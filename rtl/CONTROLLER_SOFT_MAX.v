==> flow/design.v <==
module CONTROLLER_SOFT_MAX #(parameter DATA_WIDTH = 32, COMPUTE_NUM = 10, IFM_SIZE = 10 , LUT_SIZE = 1) (
		clk,
		rst_n,
		valid_ifm,
		ifm,
		wr_ifm,
		rd_ifm,
		wr_clr,
		rd_clr,
		counter_ifm,
		counter_lut,
		set_output,
		current_state,
		set_reg,
		counter_compute,
		end_softmax
	);
  input              clk            ;
  input              rst_n          ;
  input              valid_ifm      ;
  input   [DATA_WIDTH-1:0] ifm      ;
  output wire        wr_ifm         ;
  output reg         rd_ifm         ;
  output reg         wr_clr         ;
  output reg         rd_clr         ;
  output reg         set_output     ;
  output reg [15:0]  counter_ifm    ;
  output reg [3:0]  counter_lut     ;
	output reg [3:0]   current_state  ;
	output reg         set_reg        ;
	output reg         end_softmax    ;
	output reg [3:0]   counter_compute;
	parameter IDLE       = 4'd0;
	parameter WRITE_IFM  = 4'd1;
	parameter WAIT_1     = 4'd2;
	parameter STORE_IFM  = 4'd3;
	parameter WAIT_2     = 4'd4;
	parameter COMPUTE    = 4'd5;
	parameter NOP        = 4'd6;
	parameter CAP_DATA   = 4'd7;
	parameter END        = 4'd8;
	assign wr_ifm = valid_ifm  ;
	reg [3:0 ]  next_state     ;
	always @(posedge clk or negedge rst_n) begin
		if(!rst_n) begin
  		current_state <= 0;
  	end
  	else begin
  		current_state <=  next_state;
  	end
	end
	always @(valid_ifm or counter_ifm or current_state) begin
		case(current_state)
			IDLE:
				if(valid_ifm & (counter_ifm == 16'd0))
					next_state = WRITE_IFM;
				else 
					next_state = IDLE;
			WRITE_IFM:
				if(counter_ifm == IFM_SIZE)
					next_state = WAIT_1;
				else 
					next_state = WRITE_IFM;
			WAIT_1:
				next_state = current_state + 1;
			WAIT_2:
				next_state = current_state + 1;
			STORE_IFM:
				if(counter_ifm == IFM_SIZE) 
					next_state = WAIT_2;
				else 
					next_state = STORE_IFM;
			COMPUTE:
			  if(counter_ifm == IFM_SIZE)
					next_state = NOP;
				else 
					next_state = COMPUTE;
			NOP:
				if(counter_compute == COMPUTE_NUM + 1) 
					next_state = CAP_DATA;
				else 
					next_state = COMPUTE;
			CAP_DATA:
				next_state = END;
			END:
				next_state = END;
			default: next_state = IDLE;
		endcase
	end
       integer i;
	always @(posedge clk or negedge rst_n) begin
		if(!rst_n) begin
       rd_ifm          <=  0;             			
       wr_clr          <=  1; 
       rd_clr          <=  1; 
       set_output      <=  0; 
       counter_ifm     <=  0; 
			 set_reg         <=  0;
       end_softmax     <=  0;
		end
		else begin
			case(next_state)
				IDLE: begin
          rd_ifm         <=  0;             			
          wr_clr         <=  0; 
          rd_clr         <=  0; 
          set_output     <=  0; 
				end
				WRITE_IFM: begin
          rd_ifm         <=  0;             			
          wr_clr         <=  0; 
          rd_clr         <=  0; 
          set_output     <=  0; 
				end
				STORE_IFM: begin
          rd_ifm         <=  1;             			
          wr_clr         <=  0; 
          rd_clr         <=  0; 
          set_output     <=  0; 
				end
				WAIT_1: begin
          rd_ifm         <=  0;             			
          wr_clr         <=  1; 
          rd_clr         <=  1; 
          set_output     <=  0; 
				end
				WAIT_2: begin
          rd_ifm         <=  0;             			
          wr_clr         <=  1; 
          rd_clr         <=  1; 
          set_output     <=  0; 
				end
				COMPUTE: begin
          rd_ifm         <=  1;             			
          wr_clr         <=  0; 
          rd_clr         <=  0; 
          set_output     <=  0; 
			    set_reg        <=  1;
				end
				CAP_DATA: begin
          rd_ifm         <=  1;             			
          wr_clr         <=  0; 
          rd_clr         <=  0; 
          set_output     <=  0; 
			    set_reg         <=  0;
					end_softmax <= 1;
				end
				NOP: begin
				  rd_clr <= 1;
			    set_reg        <=  0;
          set_output     <=  1; 
				end
				END: end_softmax     <= 1;
			endcase
		end
	end
		always @(posedge clk or negedge rst_n) begin
			if(!rst_n) begin
				counter_ifm     <= 16'd0 ;
				counter_lut     <= 4'd0  ;
			  counter_compute <= 4'd0  ;
			end
			else begin
				case(next_state)
					IDLE: begin
				    counter_ifm     <= 16'd0 ;
				    counter_lut     <= 4'd0  ;
			      counter_compute <= 0     ;
				  end
					WRITE_IFM: begin
			 	    counter_ifm <= (wr_ifm) ? (counter_ifm == IFM_SIZE) ? 0 : counter_ifm + 1: counter_ifm;
			 	    counter_lut <= 0;
					end
					WAIT_1: begin
			 	    counter_ifm <= 0;
			 	    counter_lut <= 0;
					end
					STORE_IFM: begin
			 	    counter_ifm <= (rd_ifm) ? (counter_ifm == IFM_SIZE) ? 0 : counter_ifm + 1: counter_ifm;
			 	    counter_lut <= 0;
					end
					COMPUTE: begin
			 	    counter_ifm <= (rd_ifm) ? (counter_ifm == IFM_SIZE) ? 0 : counter_ifm + 1 : counter_ifm;
			 	    counter_lut <= counter_compute + 1;
					end
					NOP: begin
			      counter_compute <=  (counter_compute == COMPUTE_NUM +1) ? 0 : counter_compute +1 ;
			 	    counter_lut <= 0;
					end
					CAP_DATA: begin
			 	    counter_ifm <= 0;
			 	    counter_lut <= 0;
			      counter_compute <=  0;
					end
					default: begin
			 	    counter_ifm <= 0;
			 	    counter_lut <= 0;
					end
				endcase
			end
		end
endmodule
[Reports on CONTROLLER_SOFT_MAX]
Tool output for the design above, in the order of the flow.
Lines are those of the file above, counted from 1.
Cell names lack the library's common part.
Not given: -
Set-up
  top: CONTROLLER_SOFT_MAX
  clock: clk
  library: sky130hd
  library corner: tt_025C_1v80

[Word level]
Counts by Yosys on the flattened word-level netlist (proc, flatten, opt, wreduce; memories kept). Register bits leave out memories and registers merged into their read ports (data or address). Print and check cells are left out. Cells with the same type and inputs are merged into one.
Operators by class
  $add $sub $neg: 2
  equal/unequal tests: 17
  multiplexer cells: 11
  reductions and logical operators: 19
Operators by type and width (number)
  equality test 4 x 3 -> 1 bit with constant B: 8
  parallel mux 4 bit (select 7 bit): 1
  equality test 4 x 2 -> 1 bit with constant B: 4
  nonzero test 2 bit: 6
  OR reduction 2 bit: 6
  equality test 4 bit with constant B: 3
  parallel mux 1 bit (select 2 bit): 5
  adder 4 x 1 -> 4 bit with constant B: 2
  equality test 4 x 1 -> 1 bit with constant B: 2
  zero test 4 bit: 2
  parallel mux 4 bit (select 2 bit): 1
  two-way mux 4 bit: 2
  OR reduction 7 bit: 1
  OR reduction 3 bit: 2
  OR reduction 5 bit: 1
  OR reduction 4 bit: 1
  two-way mux 2 bit: 1
  two-way mux 1 bit: 1
Word-level totals
  bits in registers: 18
  bits of input ports: 35
  output and inout port bits: 35
  word-level cells: 58

[Logic depth]
Longest topological path by Yosys (ltp), each cell counted once; first at word level (registers and memories cut), then after technology mapping (sequential cells cut; the memories' decode and read muxes count).
Depth
  word-level depth: 6
  ABC_AREA: 0
  depth in mapped cells: 8
  mapped depth without buffers: 8

[Netlist]
Yosys stat after the flow's synthesis: flattened, memories mapped to cells. It holds for the ABC_AREA given above (unset counts as 0); a run with the other value may have another netlist.
The area totals of this step are shown rounded.
Cell types
  dfrtp_1: number 16, area in all 400.384 µm²
  buf_4: number 17, area in all 127.622 µm²
  ha_1: number 5, area in all 62.56 µm²
  dfstp_2: number 2, area in all 52.55 µm²
  nor2_1: number 10, area in all 37.536 µm²
  nand2_1: number 9, area in all 33.782 µm²
  a21oi_1: number 6, area in all 30.029 µm²
  o21ai_0: number 6, area in all 30.029 µm²
  nand2b_1: number 4, area in all 25.024 µm²
  inv_1: number 6, area in all 22.522 µm²
  a31oi_4: number 1, area in all 21.27 µm²
  a21oi_2: number 2, area in all 17.517 µm²
  a21o_1: number 2, area in all 15.014 µm²
  mux2_4: number 1, area in all 15.014 µm²
  nor3b_1: number 2, area in all 15.014 µm²
  a31oi_1: number 2, area in all 12.512 µm²
  o22ai_2: number 1, area in all 12.512 µm²
  a221o_2: number 1, area in all 11.261 µm²
Other cell types: 14; their cells: 14.
Mapped netlist
  mapped cells: 107
  chip area (Yosys): 1000 µm²
  sequential part of the area: 450 µm²
  mapped flip-flops: 18
  buffer cells: 18

[Path before layout]
Path of least setup slack by OpenSTA after synthesis, without wires, with an ideal clock, recovery checks aside; 20% of the period is set as input and as output delay. Where synthesis merged equal registers, the netlist keeps one of their names.
Timing path post-synthesis
  path kind: register to register
  from: register current_state[0]
  to: register counter_compute[0]
  period: 1920 ps
  setup time: 125 ps
  launch time at the first pin: 0 ps
  data arrival time: 1929 ps
  required time: 1795 ps
  slack: -134 ps
  path delay: 2054 ps
  stages: 9
  buffers on the path: 0
  period reached after synthesis: 2054 ps
"path delay" is the arrival time less input delay plus setup time.
"stages" counts driving pins, that of a launching flip-flop among them; a cell with two outputs on the path counts twice.
"period reached after synthesis" = period - worst setup slack (recovery checks aside). The figure is calculated, with input and output delays left at 20% of the set period.
Between the ends stands the longest chain of elaborated cells between them, by number of cells; it is not shown to be the way that was timed. Of several equally long chains one is given.
Each line given opens the expression or statement behind the cell; cells for indexed reads and writes are added by Yosys, which also makes memories of some case tables.
At most two assigning lines are given for a register; there are more.
On the way, post-synthesis
  cell sequence: dfrtp_1 > inv_1 > ha_1 > mux2i_1 > nor2_1 > a221o_2 > nor2_4 > a31oi_4 > mux2_4
  cells in the longest elaborated chain: 6
  elaborated cells between the ends (all ways): 19
  those cells by class: add/sub: 1; eq/ne: 10; mux: 2; reduce/logical: 6
RTL lines, path post-synthesis
  from (decl): RTL line 29  | output reg [3:0] current_state ;
  from (assign): RTL line 46  | current_state <= 0;
  from (assign): RTL line 49  | current_state <= next_state;
  equality test 4 bit: RTL line 53  | case(current_state)
  OR reduction 2 bit
  parallel mux 4 bit (select 7 bit): RTL line 53
  equality test 4 x 3 -> 1 bit: RTL line 164  | case(next_state)
  OR reduction 2 bit
  parallel mux 4 bit (select 2 bit): RTL line 164
  to (assign): RTL line 161  | counter_compute <= 4'd0 ;
  to (assign): RTL line 187  | counter_compute <= (counter_compute == COMPUTE_NUM +1) ? 0 : counter_compute +1 ;
  to (decl): RTL line 32  | output reg [3:0] counter_compute;
Some nets on the timed path still bear RTL names; the line given drives or declares the net.
Nets with RTL names, path post-synthesis (RTL line)
  next_state[1]: 53

[Worst path after layout]
From the final timing report of stored run 1: the path of least setup slack in the routed layout; clock arrival at registers is part of the times.
The report prints the path's times to 10 ps; the period is as set.
Timing path after layout
  path kind: register to register
  from: register current_state[0]
  to: register counter_compute[1]
  period: 2530 ps
  setup time: 50 ps
  launch time at the first pin: 290 ps
  data arrival time: 2540 ps
  required time: 2780 ps
  slack: 240 ps
  stages: 9
  buffers on the path: 0
Between the ends stands the longest chain of elaborated cells between them, by number of cells; it is not shown to be the way that was timed. Of several equally long chains one is given.
At most two assigning lines are given for a register; there are more.
On the way, after layout
  cell sequence: dfrtp_1 > inv_1 > ha_1 > a2111oi_0 > a211oi_1 > a21oi_2 > nand2_1 > nor3_1 > a22o_1
  cells in the longest elaborated chain: 6
  elaborated cells between the ends (all ways): 19
  those cells by class: add/sub: 1; eq/ne: 10; mux: 2; reduce/logical: 6
RTL lines, path after layout
  from (decl): RTL line 29  | output reg [3:0] current_state ;
  from (assign): RTL line 46  | current_state <= 0;
  from (assign): RTL line 49  | current_state <= next_state;
  equality test 4 bit: RTL line 53  | case(current_state)
  OR reduction 2 bit
  parallel mux 4 bit (select 7 bit): RTL line 53
  equality test 4 x 3 -> 1 bit: RTL line 164  | case(next_state)
  OR reduction 2 bit
  parallel mux 4 bit (select 2 bit): RTL line 164
  to (assign): RTL line 161  | counter_compute <= 4'd0 ;
  to (assign): RTL line 187  | counter_compute <= (counter_compute == COMPUTE_NUM +1) ? 0 : counter_compute +1 ;
  to (decl): RTL line 32  | output reg [3:0] counter_compute;

Subject: CONTROLLER_SOFT_MAX on sky130hd, stored results

Hello all,

Record of 2 stored runs of the RTL-to-layout flow on CONTROLLER_SOFT_MAX, platform sky130hd. The runs are unordered. Constraints: input delay and output delay 20% of the set period each, output load 0.01 pF.
"achieved clock period" = clock period - worst setup slack. The figure is calculated, with input and output delays left at 20% of the set period.
By "power" is meant OpenSTA's value without simulated activity: inputs other than the clock are taken to toggle once in ten clock periods, and the tool carries that through the logic.
The results are shown rounded.
[stored run 1] settings: period_ns=2.53, CORE_UTILIZATION=30, CAP_MARGIN=20, CORE_MARGIN=2, SLEW_MARGIN=20
[stored run 1] result: chip area after synthesis (Yosys) 1000 µm², die area 4000 µm², standard-cell area of the final layout 1300 µm², worst setup slack after layout 240 ps, total negative slack 0 ps, worst hold slack 500 ps, power 510 µW, achieved clock period 2290 ps
[stored run 2] settings: period_ns=4.47, CORE_UTILIZATION=52, SETUP_SLACK_MARGIN=1.2, CORE_ASPECT_RATIO=1.42, CELL_PAD_IN_SITES_GLOBAL_PLACEMENT=2, CELL_PAD_IN_SITES_DETAIL_PLACEMENT=0, ABC_AREA=1, CTS_CLUSTER_SIZE=71, CTS_CLUSTER_DIAMETER=303, MAX_ROUTING_LAYER=met5, CAP_MARGIN=20, CORE_MARGIN=2, SLEW_MARGIN=20
[stored run 2] result: did not finish, placement stopped with GPL-0301

Thanks
